==> flow/design.v <==
module peN_lsb_for #(
    parameter int unsigned WIDTH = 8,
    parameter int unsigned N = 3
) (
    input logic [WIDTH-1:0]             req_vec,
    output logic [N-1:0]                ack_valid_by_n,
    output logic [N-1:0][WIDTH-1:0]     ack_one_hot_by_n
);
    int unsigned num_acked;
    always_comb begin
        num_acked = 0;
        ack_valid_by_n = '0;
        ack_one_hot_by_n = '0;
        for (int i = 0; i < WIDTH; i++) begin
            if (req_vec[i] & num_acked < N) begin
                ack_valid_by_n[num_acked] = 1'b1;
                ack_one_hot_by_n[num_acked][i] = 1'b1;
                num_acked++;
            end
        end
    end
endmodule
`timescale 1ns/100ps
module peN_lsb_for_wrapper #(
	parameter int unsigned WIDTH = 8,
	parameter int unsigned N = 3
) (
    input logic CLK,
    input logic nRST,
	input logic [WIDTH-1:0] next_req_vec,
	output logic [N-1:0] last_ack_valid_by_n,
	output logic [N-1:0][WIDTH-1:0] last_ack_one_hot_by_n
);
	logic [WIDTH-1:0] req_vec;
	logic [N-1:0] ack_valid_by_n;
	logic [N-1:0][WIDTH-1:0] ack_one_hot_by_n;
	peN_lsb_for #(
		.WIDTH(WIDTH),
		.N(N)
	) WRAPPED_MODULE (.*);
    always_ff @ (posedge CLK, negedge nRST) begin
        if (~nRST) begin
			req_vec <= '0;
			last_ack_valid_by_n <= '0;
			last_ack_one_hot_by_n <= '0;
        end
        else begin
			req_vec <= next_req_vec;
			last_ack_valid_by_n <= ack_valid_by_n;
			last_ack_one_hot_by_n <= ack_one_hot_by_n;
        end
    end
endmodule
## From RTL to reports: peN_lsb_for_wrapper

What the tools print for peN_lsb_for_wrapper, step after step.
Lines are those of the file above, counted from 1.
Cell names lack the library's common part.
The mark - stands for no value.

| set-up | value |
|---|---|
| top | peN_lsb_for_wrapper |
| clock | CLK |
| standard-cell library | sky130hd |
| timing corner | tt_025C_1v80 |

## Word-level counts

Source: Yosys, flattened and elaborated, memories not mapped. Widths are those after wreduce; folded enables and synchronous resets count as part of the registers. Registers that Yosys merges into a memory's read port (data or address) are not register bits. Print and check cells do not count.

| word-level totals | value |
|---|---|
| bits in registers | 35 |
| bits in latches | 0 |
| memory bits (writable) | 0 |
| memory bits (read-only) | 0 |
| word width x clocked read ports | 0 |
| memories kept | 0 |
| bits of input ports | 10 |
| output and inout port bits | 27 |
| elaborated cells | 123 |

| operators by class | value |
|---|---|
| $add $sub $neg | 27 |
| $mul | 0 |
| divide/modulo/power cells | 0 |
| order comparisons | 7 |
| equal/unequal tests | 0 |
| shift operators | 14 |
| multiplexer cells | 23 |
| bitwise gates (word level) | 49 |
| reduce/logical cells | 0 |

Operator list:

| cell | count |
|---|---|
| negator 32 -> 33 bit | 14 |
| variable shift 1 x 33 -> 24 bit (first input constant) | 7 |
| variable shift 1 x 33 -> 3 bit (first input constant) | 7 |
| adder 32 x 1 -> 32 bit (second input constant) | 7 |
| < comparator 32 x 2 -> 1 bit (second input constant) | 7 |
| two-way mux 32 bit | 6 |
| bitwise AND 24 bit | 7 |
| bitwise OR 24 bit | 7 |
| inverter 24 bit | 7 |
| two-way mux 24 bit | 7 |
| adder 32 x 3 -> 32 bit (second input constant) | 4 |
| adder 32 x 2 -> 32 bit (second input constant) | 2 |
| bitwise AND 3 bit | 7 |
| bitwise OR 3 bit | 7 |
| inverter 3 bit | 7 |
| two-way mux 3 bit | 7 |
| bitwise AND 1 bit | 7 |
| two-way mux 1 bit | 3 |

## Longest topological paths

Depth = most cells in a row (Yosys ltp): at word level without a register or memory, in the mapped netlist without a sequential cell, where the memories' decode and read muxes count.

| logic depth | value |
|---|---|
| depth in word-level cells | 26 |
| ABC_AREA | 0 |
| depth in mapped cells | 33 |
| mapped depth without buffers | 31 |

## Netlist

The flow's flattened synthesis, as Yosys stat reports it; memories are mapped. The netlist is that of the ABC_AREA named above (0 if unset); the other value can give another one.
The area totals of this step are shown rounded.

Cells by type:

| cell | count |
|---|---|
| dfrtp_1 | 32 |
| ha_1 | 19 |
| nand2_1 | 13 |
| nor2_1 | 13 |
| and2_1 | 7 |
| nand2b_1 | 7 |
| fa_1 | 2 |
| nand3_1 | 8 |
| inv_1 | 10 |
| and3_1 | 5 |
| nor3_1 | 6 |
| xnor2_1 | 3 |
| a21oi_1 | 5 |
| nor2b_1 | 4 |
| o22ai_1 | 4 |
| buf_4 | 3 |
| buf_6 | 2 |
| nand3b_1 | 3 |

Other cell types: 35; their cells: 53.

| mapped netlist | value |
|---|---|
| mapped cells | 199 |
| mapped area | 1980 um^2 |
| sequential part of the area | 801 um^2 |
| flip-flops | 32 |
| buffers | 12 |

The figures by module come from a second, unflattened synthesis with its own total; it is not the netlist above.

| unflattened totals | value |
|---|---|
| cell total of the unflattened synthesis | 187 |
| area total of the unflattened synthesis | 1960 um^2 |

Each row is one instance without its submodules.

By module:

| module | times used | cells | area (um^2) |
|---|---|---|---|
| peN_lsb_for | 1 | 152 | 1090 |
| peN_lsb_for_wrapper | 1 | 35 | 876 |

## Timing after synthesis

Path of least setup slack by OpenSTA after synthesis, without wires, with an ideal clock, recovery checks aside; 20% of the period is set as input and as output delay. Where synthesis merged equal registers, the netlist keeps one of their names.

| timing after synthesis | value |
|---|---|
| kind | reg-to-reg |
| from | register req_vec[0] |
| to | register last_ack_valid_by_n[2] |
| period | 6.52 ns |
| time at the first pin | 0.000 ns |
| data arrival time | 6.584 ns |
| required time | 6.404 ns |
| path slack | -0.180 ns |
| path delay | 6.700 ns |
| stages | 32 |
| buffers on the path | 2 |
| synthesis period reached | 6.7 ns |

"path delay" is the arrival time less input delay plus setup time.
"stages" counts driving pins, that of a launching flip-flop among them; a cell with two outputs on the path counts twice.
"synthesis period reached" = period - worst setup slack (recovery checks aside). The figure is calculated, with input and output delays left at 20% of the set period.

| on the way, after synthesis | value |
|---|---|
| cells stage by stage | dfrtp_1 inv_1 ha_1 a21boi_0 inv_1 fa_1 nand2b_1 ha_1 and2_1 buf_2 o21ai_0 mux2i_1 or2_2 ha_1 nand2b_1 xnor2_1 a211oi_1 or3_1 buf_6 ha_1 nand2b_1 a21oi_1 and2_1 o21bai_1 inv_1 ha_1 and2_1 ha_1 or4bb_1 nor2_1 a32oi_1 o311ai_0 |

RTL lines, path after synthesis:

| element | RTL line | text |
|---|---|---|
| start: declaration | 34 | `logic [WIDTH-1:0] req_vec;` |
| start: assignment | 43 | `req_vec <= '0;` |
| start: assignment | 48 | `req_vec <= next_req_vec;` |
| end: assignment | 44 | `last_ack_valid_by_n <= '0;` |
| end: assignment | 49 | `last_ack_valid_by_n <= ack_valid_by_n;` |
| end: declaration | 31 | `output logic [N-1:0] last_ack_valid_by_n,` |

No chain of elaborated cells between the ends is given.

## Worst path after layout

From the final timing report of flow run 1: the path of least setup slack in the routed layout; clock arrival at registers is part of the times.

| timing after layout | value |
|---|---|
| kind | reg-to-reg |
| from | register req_vec[1] |
| to | register last_ack_valid_by_n[2] |
| period | 6.37 ns |
| time at the first pin | 0.28 ns |
| data arrival time | 6.22 ns |
| required time | 6.54 ns |
| path slack | 0.33 ns |
| stages | 31 |
| buffers on the path | 2 |

Between the ends stands the longest chain of elaborated cells between them, by number of cells; it is not shown to be the way that was timed. Of several equally long chains one is given.
Each line given opens the expression or statement behind the cell; cells for indexed reads and writes are added by Yosys, which also makes memories of some case tables.

| on the way, after layout | value |
|---|---|
| cells stage by stage | dfrtp_1 inv_2 ha_4 a21boi_2 inv_1 fa_1 nand2b_4 ha_4 buf_4 nand2_1 o21ai_0 o32ai_2 ha_1 nand2b_4 buf_4 nand3b_1 o22ai_1 or3_1 ha_1 nand2b_1 a21oi_2 and2_4 o21bai_1 inv_1 ha_1 and2_1 ha_1 or4bb_1 nor2_2 a32oi_1 o311ai_1 |
| cells in the longest elaborated chain | 23 |
| elaborated cells between the ends (all ways) | 61 |
| classes of those cells | add/sub: 11; compare: 6; shift: 6; mux: 13; logic: 25 |

RTL lines, path after layout:

| element | RTL line | text |
|---|---|---|
| start: declaration | 34 | `logic [WIDTH-1:0] req_vec;` |
| start: assignment | 43 | `req_vec <= '0;` |
| start: assignment | 48 | `req_vec <= next_req_vec;` |
| bitwise AND 1 bit | 15 | `if (req_vec[i] & num_acked < N) begin` |
| two-way mux 32 bit | 15 |  |
| < comparator 32 x 2 -> 1 bit | 15 |  |
| bitwise AND 1 bit | 15 |  |
| two-way mux 32 bit | 15 |  |
| < comparator 32 x 2 -> 1 bit | 15 |  |
| bitwise AND 1 bit | 15 |  |
| [... 9 more ...] | - |  |
| two-way mux 32 bit | 15 |  |
| negator 32 -> 33 bit | 16 | `ack_valid_by_n[num_acked] = 1'b1;` |
| variable shift 1 x 33 -> 3 bit | 16 |  |
| inverter 3 bit | 16 |  |
| bitwise AND 3 bit | 16 |  |
| bitwise OR 3 bit | 16 |  |
| two-way mux 3 bit | 15 |  |
| end: assignment | 44 | `last_ack_valid_by_n <= '0;` |
| end: assignment | 49 | `last_ack_valid_by_n <= ack_valid_by_n;` |
| end: declaration | 31 | `output logic [N-1:0] last_ack_valid_by_n,` |

Subject: peN_lsb_for_wrapper on sky130hd, stored results

Hello all,

Record of 2 stored runs of the RTL-to-layout flow on peN_lsb_for_wrapper, platform sky130hd. The runs are unordered. Constraints: input delay and output delay 20% of the set period each, output load 0.01 pF.
"achieved period" is the run's clock period less its worst setup slack. It is reckoned from that one timing run; input and output delays stay at 20% of the period that was set.
By "critical setup path time" is meant the share of the clock period that the worst setup path is allowed (20% is reserved at inputs, 20% at outputs), minus its slack. Clock arrival times at its registers enter into it.
By "overall power" is meant OpenSTA's value without simulated activity: inputs other than the clock are taken to toggle once in ten clock periods, and the tool carries that through the logic.
The measured numbers are rounded.
Settings: - = not set for that run.

| run name | period_ns | CORE_UTILIZATION | PLACE_DENSITY | HOLD_SLACK_MARGIN | CORE_MARGIN | GPL_ROUTABILITY_DRIVEN | SLEW_MARGIN | CAP_MARGIN | MAX_ROUTING_LAYER | standard-cell area after routing (um^2) | overall power (uW) | setup TNS (ns) | total die area (um^2) | worst hold slack after layout (ns) | setup slack of the worst path (ns) | final utilization (%) | achieved period (ns) | critical setup path time (ns) | worst setup path type | chip area after synthesis (Yosys) (um^2) |
|---|---|---|---|---|---|---|---|---|---|---|---|---|---|---|---|---|---|---|---|---|
| flow run 1 | 6.37 | 46 | 0.86 | 0.2 | 8 | 1 | 5 | 20 | - | 2680 | 660 | 0.000 | 6650 | 0.586 | 0.325 | 63.2 | 6.045 | 6.04 | reg-to-reg | 1980 |
| flow run 2 | 10.7 | 38 | 0.38 | - | 3 | 1 | 20 | 20 | met5 | 2450 | 366 | 0.000 | 6100 | 0.503 | 2.95 | 50.3 | 7.748 | 7.75 | reg-to-reg | 1980 |

Thanks
