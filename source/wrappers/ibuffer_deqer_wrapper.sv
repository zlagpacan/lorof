==> flow/design.v <==
module ibuffer_deqer (
    input logic [15:0]          valid_vec,
    input logic [15:0]          uncompressed_vec,
    input logic [15:0]          redirect_vec,
    output logic [15:0][4:0]    count_vec,
    output logic [15:0]         deqing_vec,
    output logic [3:0]          valid_by_way,
    output logic [3:0][3:0]     first_idx_by_way,
    output logic [3:0][3:0]     second_idx_by_way
);
    logic [15:0] count_up_vec;
    logic [3:0][15:0] mask_by_way;
    always_comb begin
        count_up_vec[0] = valid_vec[0];
        for (int i = 1; i <= 6; i++) begin
            count_up_vec[i] = valid_vec[i] & (~count_up_vec[i-1] | ~uncompressed_vec[i-1]);
        end
        count_up_vec[7] = valid_vec[7] & (~uncompressed_vec[7] | valid_vec[8] | redirect_vec[7]) & (~count_up_vec[6] | ~uncompressed_vec[6]);
        for (int i = 8; i <= 14; i++) begin
            count_up_vec[i] = valid_vec[i] & (~count_up_vec[i-1] | ~uncompressed_vec[i-1]);
        end
        count_up_vec[15] = valid_vec[15] & (~uncompressed_vec[15] | redirect_vec[15]) & (~count_up_vec[14] | ~uncompressed_vec[14]);
        count_vec[0] = count_up_vec[0];
        for (int i = 1; i <= 15; i++) begin
            count_vec[i] = count_vec[i-1] + count_up_vec[i];
        end
    end
    always_comb begin
        deqing_vec[0] = valid_vec[0];
        for (int i = 1; i <= 15; i++) begin
            deqing_vec[i] = 
                (count_up_vec[i] | (valid_vec[i] & count_up_vec[i-1] & uncompressed_vec[i-1]))
                & ((count_vec[i][4:2] == 3'b000) | (count_vec[i] == 5'b00100))
            ;
        end
    end
    always_comb begin
        for (int i = 0; i <= 15; i++) begin
            mask_by_way[0][i] = count_vec[i][0];
            mask_by_way[1][i] = count_vec[i][1];
            mask_by_way[2][i] = count_vec[i][1:0] == 2'b11;
            mask_by_way[3][i] = count_vec[i][2];
        end
    end
    genvar way;
    generate
        for (way = 0; way < 4; way++) begin
            pe_lsb_tree #(
                .WIDTH(16)
            ) FIRST_PE_LSB_BY_WAY (
                .req_vec(mask_by_way[way]),
                .ack_valid(valid_by_way[way]),
                .ack_index(first_idx_by_way[way])
            );
            pe_lsb_tree #(
                .WIDTH(16)
            ) SECOND_PE_LSB_BY_WAY (
                .req_vec(mask_by_way[way] << 1),
                .ack_valid(),
                .ack_index(second_idx_by_way[way])
            );
        end
    endgenerate
endmodule
module pe_lsb_tree #(
    parameter int unsigned WIDTH = 8
) (
    input  logic [WIDTH-1:0]            req_vec,
    output logic                        ack_valid,
    output logic [$clog2(WIDTH)-1:0]    ack_index
);
    localparam int unsigned LEVELS = $clog2(WIDTH);
    logic [LEVELS:0][WIDTH-1:0]                 valids;
    logic [LEVELS:0][WIDTH-1:0][LEVELS-1:0]     indexes;
    always_comb begin
        for (int j = 0; j < WIDTH; j++) begin
            valids[0][j] = req_vec[j];
            indexes[0][j] = j[LEVELS-1:0];
        end
        for (int l = 0; l < LEVELS; l++) begin
            for (int j = 0; j < (WIDTH >> (l + 1)); j++) begin
                valids[l+1][j] = valids[l][2*j] | valids[l][2*j+1];
                indexes[l+1][j] = valids[l][2*j] ? indexes[l][2*j] : indexes[l][2*j+1];
            end
        end
    end
    assign ack_valid = |req_vec;
    assign ack_index = indexes[LEVELS][0];
endmodule
`timescale 1ns/100ps
module ibuffer_deqer_wrapper #(
) (
    input logic CLK,
    input logic nRST,
	input logic [15:0] next_valid_vec,
	input logic [15:0] next_uncompressed_vec,
	input logic [15:0] next_redirect_vec,
	output logic [15:0][4:0] last_count_vec,
	output logic [15:0] last_deqing_vec,
	output logic [3:0] last_valid_by_way,
	output logic [3:0][3:0] last_first_idx_by_way,
	output logic [3:0][3:0] last_second_idx_by_way
);
	logic [15:0] valid_vec;
	logic [15:0] uncompressed_vec;
	logic [15:0] redirect_vec;
	logic [15:0][4:0] count_vec;
	logic [15:0] deqing_vec;
	logic [3:0] valid_by_way;
	logic [3:0][3:0] first_idx_by_way;
	logic [3:0][3:0] second_idx_by_way;
	ibuffer_deqer #(
	) WRAPPED_MODULE (.*);
    always_ff @ (posedge CLK, negedge nRST) begin
        if (~nRST) begin
			valid_vec <= '0;
			uncompressed_vec <= '0;
			redirect_vec <= '0;
			last_count_vec <= '0;
			last_deqing_vec <= '0;
			last_valid_by_way <= '0;
			last_first_idx_by_way <= '0;
			last_second_idx_by_way <= '0;
        end
        else begin
			valid_vec <= next_valid_vec;
			uncompressed_vec <= next_uncompressed_vec;
			redirect_vec <= next_redirect_vec;
			last_count_vec <= count_vec;
			last_deqing_vec <= deqing_vec;
			last_valid_by_way <= valid_by_way;
			last_first_idx_by_way <= first_idx_by_way;
			last_second_idx_by_way <= second_idx_by_way;
        end
    end
endmodule
# Step by step through the tools: ibuffer_deqer_wrapper
# What the tools print for ibuffer_deqer_wrapper, step after step.
# Lines are those of the file above, counted from 1.
# Not given: n/a
[setup] top="ibuffer_deqer_wrapper" clock="CLK" cell_library="sky130hd" corner="tt_025C_1v80"

# Elaborated design
# Yosys after proc, flatten, opt, wreduce and memory -nomap, before mapping. Enables and synchronous resets that opt folds into registers are not counted as muxes. Memory bits, and registers merged into a memory's read port (data or address), are not among the register bits. Print and check cells are not counted. Equal cells are merged and count once.
[bits] reg_bits=176 wordCells=401 inputBits=50
[classes] n_reduce_logical=19 bitwise=219 n_eq=30 mux=110 add_sub_neg=15
[op_table] operator="OR 1 bit" n=124
[op_table] operator="== test 5 x 3 -> 1 bit (second input constant)" n=15
[op_table] operator="adder 5 x 1 -> 5 bit" n=14
[op_table] operator="bitwise AND 1 bit" n=62
[op_table] operator="2-to-1 mux 2 bit" n=29
[op_table] operator="2-to-1 mux 1 bit" n=57
[op_table] operator="2-to-1 mux 3 bit" n=16
[op_table] operator="OR reduction 15 bit" n=3
[op_table] operator="logical NOT 3 bit" n=14
[op_table] operator="2-to-1 mux 4 bit" n=8
[op_table] operator="inverter 1 bit" n=31
[op_table] operator="== test 2 bit (second input constant)" n=15
[op_table] operator="OR reduction 16 bit" n=1
[op_table] operator="logical NOT 3 bit (first input constant)" n=1
[op_table] operator="adder 1 x 1 -> 2 bit" n=1
[op_table] operator="OR 1 bit (first input constant)" n=2

# Longest topological paths
# Depth = most cells in a row (Yosys ltp): at word level without a register or memory, in the mapped netlist without a sequential cell, where the memories' decode and read muxes count.
[logic_depth] depth_word=49 ABC_AREA=0 depth_mapped=35 mapped_depth_nobuf=34

# Netlist
# The flow's flattened synthesis, as Yosys stat reports it; memories are mapped. The netlist is that of the ABC_AREA named above (0 if unset); the other value can give another one.
# The area totals of this step are shown rounded.
[synth_totals] area_um2=7100 seqArea_um2=3880 n_buf=16 ffs=155 mapped_cells=632
[types] cell="sky130_fd_sc_hd__dfrtp_1" n=155 type_area_um2=3878.72
[types] cell="sky130_fd_sc_hd__ha_1" n=65 type_area_um2=813.28
[types] cell="sky130_fd_sc_hd__inv_1" n=80 type_area_um2=300.288
[types] cell="sky130_fd_sc_hd__nand2_1" n=72 type_area_um2=270.259
[types] cell="sky130_fd_sc_hd__o21ai_0" n=29 type_area_um2=145.139
[types] cell="sky130_fd_sc_hd__a21oi_1" n=26 type_area_um2=130.125
[types] cell="sky130_fd_sc_hd__nand3_1" n=24 type_area_um2=120.115
[types] cell="sky130_fd_sc_hd__xnor2_1" n=13 type_area_um2=113.859
[types] cell="sky130_fd_sc_hd__o211ai_1" n=14 type_area_um2=105.101
[types] cell="sky130_fd_sc_hd__nor2_1" n=26 type_area_um2=97.594
[types] cell="sky130_fd_sc_hd__buf_4" n=11 type_area_um2=82.579
[types] cell="sky130_fd_sc_hd__mux2i_1" n=6 type_area_um2=60.058
[types] cell="sky130_fd_sc_hd__and2_1" n=9 type_area_um2=56.304
[types] cell="sky130_fd_sc_hd__xnor2_4" n=2 type_area_um2=55.053
[types] cell="sky130_fd_sc_hd__xor2_1" n=6 type_area_um2=52.55
[types] cell="sky130_fd_sc_hd__xor3_2" n=2 type_area_um2=50.048
[types] cell="sky130_fd_sc_hd__xnor2_2" n=3 type_area_um2=48.797
[types] cell="sky130_fd_sc_hd__xnor3_2" n=2 type_area_um2=47.546
# Not listed: further types 37, cells in them 87.
# The figures by module come from a second, unflattened synthesis with its own total; it is not the netlist above.
[unflattened] cells_unflattened=720 area_unflattened_um2=8280
# Rows give one instance, submodules left out.
[modules] mod="ibuffer_deqer_wrapper" instances=1 n_cells=180 mod_area_um2=4500
[modules] mod="ibuffer_deqer" instances=1 n_cells=340 mod_area_um2=2600
[modules] mod="pe_lsb_tree #(WIDTH=16)" instances=8 n_cells=25 mod_area_um2=148

# Timing after synthesis
# OpenSTA on the mapped netlist: ideal clock, no wires. The path of least setup slack (recovery checks aside). Input and output delay are each 20% of the period. Register names are those of the netlist, which keeps one name where synthesis merged equal registers.
[synth_timing] kind="reg-to-reg" startpoint="register valid_vec[0]" endpoint="register last_deqing_vec[15]" path_slack_ps=1519 arrival_time_ps=7920 setup_ps=111 delay_ps=8031 tclk_ps=9550 path_buffers=1 path_stages=35 launch_ps=0 period_less_setup_slack_ps=8031
# "delay_ps" is the arrival time less input delay plus setup time.
# "path_stages": output pins that drive a net of the path, with the launching flip-flop's if there is one; two outputs of one cell count as two.
# "period_less_setup_slack_ps" is the clock period less the worst setup slack; recovery checks do not enter. This is arithmetic on one report: input and output delays are still those of the set period (20% each).
[synth_between] path_cell_list="sky130_fd_sc_hd__dfrtp_1 > sky130_fd_sc_hd__a21boi_0 > sky130_fd_sc_hd__nand2_1 > sky130_fd_sc_hd__and2_1 > sky130_fd_sc_hd__fa_1 > sky130_fd_sc_hd__ha_1 > sky130_fd_sc_hd__fa_1 > sky130_fd_sc_hd__ha_1 > sky130_fd_sc_hd__inv_1 > sky130_fd_sc_hd__ha_1 > sky130_fd_sc_hd__inv_1 > sky130_fd_sc_hd__ha_1 > sky130_fd_sc_hd__inv_1 > sky130_fd_sc_hd__ha_1 > sky130_fd_sc_hd__inv_1 > sky130_fd_sc_hd__ha_1 > sky130_fd_sc_hd__inv_1 > sky130_fd_sc_hd__ha_1 > sky130_fd_sc_hd__inv_1 > sky130_fd_sc_hd__ha_1 > sky130_fd_sc_hd__inv_1 > sky130_fd_sc_hd__ha_1 > sky130_fd_sc_hd__inv_1 > sky130_fd_sc_hd__ha_1 > sky130_fd_sc_hd__inv_1 > sky130_fd_sc_hd__ha_1 > sky130_fd_sc_hd__inv_1 > sky130_fd_sc_hd__ha_1 > sky130_fd_sc_hd__clkbuf_1 > sky130_fd_sc_hd__nand3_1 > sky130_fd_sc_hd__a21o_1 > sky130_fd_sc_hd__a22oi_1 > sky130_fd_sc_hd__mux2i_1 > sky130_fd_sc_hd__xor2_1 > sky130_fd_sc_hd__a2111oi_2" cone_cells=67 cone_lines=7 classes_between="15 x add/sub; 1 x eq/ne; 50 x logic; 1 x reduce/logical"
[synth_rtl] element="start: declaration" line=104 rtl="logic [15:0] valid_vec;"
[synth_rtl] element="start: assignment" line=116 rtl="valid_vec <= '0;"
[synth_rtl] element="start: assignment" line=126 rtl="valid_vec <= next_valid_vec;"
[synth_rtl] element="end: assignment" line=120 rtl="last_deqing_vec <= '0;"
[synth_rtl] element="end: assignment" line=130 rtl="last_deqing_vec <= deqing_vec;"
[synth_rtl] element="end: declaration" line=99 rtl="output logic [15:0] last_deqing_vec,"
# No chain of elaborated cells between the ends is given.

# Timing after layout
# Path of least setup slack in the final report of job 1 (OpenROAD, finished layout, wires in). Where an end is a register, its clock arrival counts in the times.
# The report prints the path's times to 10 ps; the period is as set.
[layout_timing] kind="reg-to-reg" startpoint="register valid_vec[0]" endpoint="register last_deqing_vec[15]" tclk_ps=4960 path_slack_ps=-1560 setup_ps=120 launch_ps=420 arrival_time_ps=6820 path_stages=34 path_buffers=3
[layout_between] path_cell_list="sky130_fd_sc_hd__dfrtp_2 > sky130_fd_sc_hd__a21boi_4 > sky130_fd_sc_hd__nand2_1 > sky130_fd_sc_hd__and2_4 > sky130_fd_sc_hd__fa_2 > sky130_fd_sc_hd__ha_4 > sky130_fd_sc_hd__fa_2 > sky130_fd_sc_hd__ha_4 > sky130_fd_sc_hd__inv_2 > sky130_fd_sc_hd__ha_4 > sky130_fd_sc_hd__inv_2 > sky130_fd_sc_hd__ha_4 > sky130_fd_sc_hd__inv_2 > sky130_fd_sc_hd__ha_4 > sky130_fd_sc_hd__inv_2 > sky130_fd_sc_hd__ha_4 > sky130_fd_sc_hd__inv_4 > sky130_fd_sc_hd__ha_4 > sky130_fd_sc_hd__inv_2 > sky130_fd_sc_hd__ha_4 > sky130_fd_sc_hd__inv_2 > sky130_fd_sc_hd__ha_4 > sky130_fd_sc_hd__inv_2 > sky130_fd_sc_hd__ha_4 > sky130_fd_sc_hd__buf_4 > sky130_fd_sc_hd__buf_6 > sky130_fd_sc_hd__buf_12 > sky130_fd_sc_hd__nand2_4 > sky130_fd_sc_hd__nand3_1 > sky130_fd_sc_hd__a21oi_2 > sky130_fd_sc_hd__nor2_4 > sky130_fd_sc_hd__xnor3_2 > sky130_fd_sc_hd__xor2_2 > sky130_fd_sc_hd__a2111oi_2" cone_cells=67 cone_lines=7 classes_between="15 x add/sub; 1 x eq/ne; 50 x logic; 1 x reduce/logical"
[layout_rtl] element="start: declaration" line=104 rtl="logic [15:0] valid_vec;"
[layout_rtl] element="start: assignment" line=116 rtl="valid_vec <= '0;"
[layout_rtl] element="start: assignment" line=126 rtl="valid_vec <= next_valid_vec;"
[layout_rtl] element="end: assignment" line=120 rtl="last_deqing_vec <= '0;"
[layout_rtl] element="end: assignment" line=130 rtl="last_deqing_vec <= deqing_vec;"
[layout_rtl] element="end: declaration" line=99 rtl="output logic [15:0] last_deqing_vec,"
# No chain of elaborated cells between the ends is given.

# Module ibuffer_deqer_wrapper, platform sky130hd: 2 stored runs of the flow (Yosys, OpenROAD) with differing settings, in no particular order. Input and output delays are each 20% of the period that was set; the output load is 0.01 pF.
# "achieved_clock_period_ps" is the run's clock period less its worst setup slack. It is reckoned from that one timing run; input and output delays stay at 20% of the period that was set.
# "worst_path_allowed_less_slack_ps" is the time allowed to the run's worst setup path (the clock period less input and output delay, where it has them) less its slack. Clock arrival times count: a late capture clock shortens it, a late launch clock lengthens it.
# "worst_path_allowed_less_slack_ps" is known to 10 ps.
# The measured numbers are rounded.
run="job 1" settings period_ns=4.96 CORE_UTILIZATION=47 SETUP_SLACK_MARGIN=0.98 PLACE_DENSITY_LB_ADDON=0.08 CORE_ASPECT_RATIO=1.67 CELL_PAD_IN_SITES_GLOBAL_PLACEMENT=2 SLEW_MARGIN=15 CAP_MARGIN=20 CORE_MARGIN=2
run="job 1" results synth_chip_area_um2=7100 die_footprint_um2=16100 layout_stdcell_area_um2=12600 utilization_pct=84.1 fin_ws_ps=-1560 fin_tns_ps=-38000 ws_hold_ps=518 achieved_clock_period_ps=6517 worst_path_allowed_less_slack_ps=6520 critical_path_type="reg-to-reg"
run="job 2" settings period_ns=8.5 CORE_UTILIZATION=63 CORE_ASPECT_RATIO=1.12 CELL_PAD_IN_SITES_DETAIL_PLACEMENT=1 CTS_CLUSTER_SIZE=60 CAP_MARGIN=15 CORE_MARGIN=2 SLEW_MARGIN=20
run="job 2" outcome="no final report: placement broke off with DPL-0033"
